==> flow/design.v <==
module ysyx_041514_icache_tag #(
    TAG_LEN = 20,   
    IDX_LEN = 6,    
    TAG_NUM = 64    
) (
    input clk,
    input rst,
    input [TAG_LEN-1:0] icache_tag_i,   
    input [IDX_LEN-1:0] icache_index_i,   
    input write_valid_i,   
    input fencei_valid_i,
    output icache_hit_o
);
  reg [TAG_LEN-1+1:0] icache_tag_regs[TAG_NUM-1:0];   
  wire _fencei_valid = fencei_valid_i;
  wire valid_bit;
  wire [TAG_LEN-1:0] tag_read;
  assign {valid_bit, tag_read} = icache_tag_regs[icache_index_i];
  wire _icache_hit = (icache_tag_i == tag_read) & valid_bit;   
  assign icache_hit_o = _icache_hit;
  integer i;
  always @(posedge clk) begin
    if (rst) begin
      for (i = 0; i < TAG_NUM; i = i + 1) begin
        icache_tag_regs[i][19:0] <= 'b0;
      end
    end else if (write_valid_i) begin
      icache_tag_regs[icache_index_i][19:0] <= icache_tag_i;
    end
  end
  integer j;
  always @(posedge clk) begin
    if (rst | _fencei_valid) begin
      for (j = 0; j < TAG_NUM; j = j + 1) begin
        icache_tag_regs[j][20] <= 'b0;
      end
    end else if (write_valid_i) begin
      icache_tag_regs[icache_index_i][20] <= 1'b1;
    end
  end
endmodule
**From RTL to reports: ysyx_041514_icache_tag**

The steps from the RTL of ysyx_041514_icache_tag to its reports follow in flow order.
Lines are those of the file above, counted from 1.
Library cell names are shortened.
The mark - stands for no value.

- Design top: ysyx_041514_icache_tag
- Clock: clk
- Cell library: sky130hd
- Timing corner: tt_025C_1v80

**Word-level counts**

Yosys after proc, flatten, opt, wreduce and memory -nomap, before mapping. Enables and synchronous resets that opt folds into registers are not counted as muxes. Memory bits, and registers merged into a memory's read port (data or address), are not among the register bits. Print and check cells are not counted. Equal cells are merged and count once.
Memory sizes are those after Yosys's memory passes, which may raise the word count (mostly to a power of two), join words into wider ones and drop unused or constant bits.

- Output and inout bits: 1
- Memories kept: 1
- Bits in latches: 0
- Bits of input ports: 30
- Bits in read-only memories: 0
- Elaborated cells: 15
- Memory bits (writable): 1,344
- Bits in registers: 0

- Bitwise logic cells: 2
- Multiply operators: 0
- Reductions and logical operators: 0
- Equal/unequal tests: 1
- Order comparisons: 0
- Divide/modulo/power cells: 0
- Mux-type cells: 11
- Add/sub/neg operators: 0
- Shift operators: 0

Memories:

| memory | depth | width | RTL line | text |
|---|---|---|---|---|
| icache_tag_regs | 64 | 21 | 14 | `reg [TAG_LEN-1+1:0] icache_tag_regs[TAG_NUM-1:0];` |

Operators by type and width:

| cell | count |
|---|---|
| 2-to-1 mux 21 bit | 6 |
| equality test 20 bit | 1 |
| 2-to-1 mux 1 bit | 5 |
| AND 1 bit | 1 |
| bitwise OR 1 bit | 1 |

**Depth**

Yosys ltp: most cells in a row. Word level: on the elaborated netlist, between registers, memories and ports. Mapped: between sequential cells and ports; inverters and the memories' decode and read muxes count.

- Depth after elaboration: 2
- ABC_AREA: 0
- Depth in mapped cells: 14
- Depth with buffers taken out: 9

**Mapped cells and area**

Source: synth_stat.txt of the flow (Yosys; design flattened, memories mapped). It holds for the ABC_AREA given above (unset counts as 0); a run with the other value may have another netlist.

Cells by type:

| cell type | count | area in all (µm²) |
|---|---|---|
| edfxtp_1 | 1,280 | 3.84E+04 |
| and2_1 | 1,285 | 8,038.96 |
| mux4_2 | 120 | 2.7E+03 |
| mux2i_1 | 173 | 1.73E+03 |
| clkbuf_1 | 364 | 1,366.31 |
| dfxtp_1 | 64 | 1.28E+03 |
| a22oi_1 | 144 | 1.08E+03 |
| nor2_1 | 161 | 604.33 |
| a21oi_1 | 107 | 535.514 |
| o22ai_1 | 85 | 531.76 |
| o21ai_0 | 97 | 485.466 |
| mux2_2 | 40 | 450.432 |
| a221oi_1 | 42 | 367.853 |
| a22o_1 | 38 | 332.819 |
| buf_2 | 51 | 255.245 |
| mux4_1 | 9 | 236.477 |
| nand2_1 | 63 | 236.477 |
| a31oi_1 | 31 | 193.936 |

Other cell types: 59; their cells: 278.

- Cells in the netlist: 4,432
- Flip-flops: 1,344
- Sequential area: 39,718.1 µm²
- Synthesis area: 60,924.7 µm²
- Buffer cells: 458

**Worst setup path after synthesis**

Source: OpenSTA report_checks on the synthesized netlist (no wires, ideal clock, input and output delay 20% of the period each), path of least setup slack; recovery checks are left aside. Register names are those of the netlist, which keeps one name where synthesis merged equal registers.

- Kind: input to output
- Start: input icache_index_i[2]
- End: output icache_hit_o
- Time at the first pin: 1.958 ns
- Data required time: 7.832 ns
- Input delay: 1.958 ns
- Path buffers: 5
- Period: 9.79 ns
- Arrival time: 4.532 ns
- Setup slack: 3.300 ns
- Stages: 13
- Path delay: 2.574 ns
- External output delay: 1.958 ns
- Period reached after synthesis: 6.49 ns

"path delay" = arrival - input delay + setup time.
At an output port there is no setup time.
"stages": output pins that drive a net of the path, with the launching flip-flop's if there is one; two outputs of one cell count as two.
"period reached after synthesis" = period - worst setup slack (recovery checks aside). The figure is calculated, with input and output delays left at 20% of the set period.
Between the ends stands the longest chain of elaborated cells between them, by number of cells; it is not shown to be the way that was timed. Of several equally long chains one is given.
A line is the first line of the expression or statement that the cell stems from. Yosys adds cells for indexed reads and writes and turns some case tables into memories.
The chain passes a memory read, where the word-level depth is cut; so it can be longer than that depth.

- Path through: buf_2 buf_2 buf_2 buf_2 buf_2 mux2i_1 o22ai_1 nor4_1 o22ai_1 nor4_1 xor2_1 nand4_1 nor4_2
- Cells in the longest elaborated chain: 3
- Elaborated cells between the ends (all ways): 3
- Source lines of those cells: 2
- Classes of those cells: eq/ne (1); logic (1); memory (1)

RTL lines, path post-synthesis:

| what | RTL line | text |
|---|---|---|
| from (decl) | 9 | `input [IDX_LEN-1:0] icache_index_i,` |
| memory read (64 x 21 bit) | 14 | `reg [TAG_LEN-1+1:0] icache_tag_regs[TAG_NUM-1:0];` |
| equality test 20 bit | 19 | `wire _icache_hit = (icache_tag_i == tag_read) & valid_bit;` |
| AND 1 bit | 19 |  |
| to (decl) | 12 | `output icache_hit_o` |

**Path in the finished layout**

Path of least setup slack in the final report of record 1 (OpenROAD, finished layout, wires in). Where an end is a register, its clock arrival counts in the times.

- Kind: input to output
- Start: input icache_index_i[3]
- End: output icache_hit_o
- External output delay: 1.65 ns
- Arrival time: 6.58 ns
- Period: 8.26 ns
- Input delay: 1.65 ns
- Setup slack: 0.03 ns
- Time at the first pin: 1.65 ns
- Stages: 13
- Path buffers: 4
- Data required time: 6.61 ns

Between the ends stands the longest chain of elaborated cells between them, by number of cells; it is not shown to be the way that was timed. Of several equally long chains one is given.
The chain passes a memory read, where the word-level depth is cut; so it can be longer than that depth.

- Path through: buf_2 buf_4 or4b_1 o22ai_1 nor4_2 and4b_1 o21ai_0 o2111ai_1 a2111oi_4 nand4_1 nor4_2 buf_4 clkdlybuf4s50_1
- Cells in the longest elaborated chain: 3
- Elaborated cells between the ends (all ways): 3
- Source lines of those cells: 2
- Classes of those cells: eq/ne (1); logic (1); memory (1)

RTL lines, path post-layout:

| what | RTL line | text |
|---|---|---|
| from (decl) | 9 | `input [IDX_LEN-1:0] icache_index_i,` |
| memory read (64 x 21 bit) | 14 | `reg [TAG_LEN-1+1:0] icache_tag_regs[TAG_NUM-1:0];` |
| equality test 20 bit | 19 | `wire _icache_hit = (icache_tag_i == tag_read) & valid_bit;` |
| AND 1 bit | 19 |  |
| to (decl) | 12 | `output icache_hit_o` |

==> runs of ysyx_041514_icache_tag <==
Below are 2 stored runs of the flow (Yosys, OpenROAD; platform sky130hd) on ysyx_041514_icache_tag, each with its settings and what was measured, unordered. Constraints: input delay and output delay 20% of the set period each, output load 0.01 pF.
"clock period achieved" is the run's clock period less its worst setup slack. It is reckoned from that one timing run; input and output delays stay at 20% of the period that was set.
"worst setup path time" = time allowed to the worst setup path (clock period - input delay - output delay, where it has them) - its slack; a late launch clock adds to it, a late capture clock takes from it.
"power": no workload was simulated; the value follows from the tool's default switching activity.

### Record 1

Settings: `period_ns=8.26`, `CORE_UTILIZATION=63`, `SETUP_SLACK_MARGIN=0.0`, `PLACE_DENSITY_LB_ADDON=0.04`, `ABC_AREA=0`, `CAP_MARGIN=25`, `CORE_MARGIN=2`, `SLEW_MARGIN=20`

- Clock period achieved: 8.229 ns
- Utilization after layout: 0.705
- Setup slack of the worst path: 0.031 ns
- Full die area: 99,209.3 µm²
- Synthesis area: 60,924.7 µm²
- Post-route setup TNS: 0.000 ns
- Worst setup path time: 4.93 ns
- Critical path kind: input to output
- Power: 15.398 mW

### Record 2

Settings: `period_ns=5.0`, `CORE_UTILIZATION=64`, `CAP_MARGIN=20`, `CORE_MARGIN=2`, `SLEW_MARGIN=20`

- Clock period achieved: 5.392 ns
- Utilization after layout: 0.776
- Setup slack of the worst path: -0.392 ns
- Full die area: 97,678.1 µm²
- Synthesis area: 60,924.7 µm²
- Post-route setup TNS: -0.392 ns
- Worst setup path time: 3.39 ns
- Critical path kind: input to output
- Power: 26.270 mW
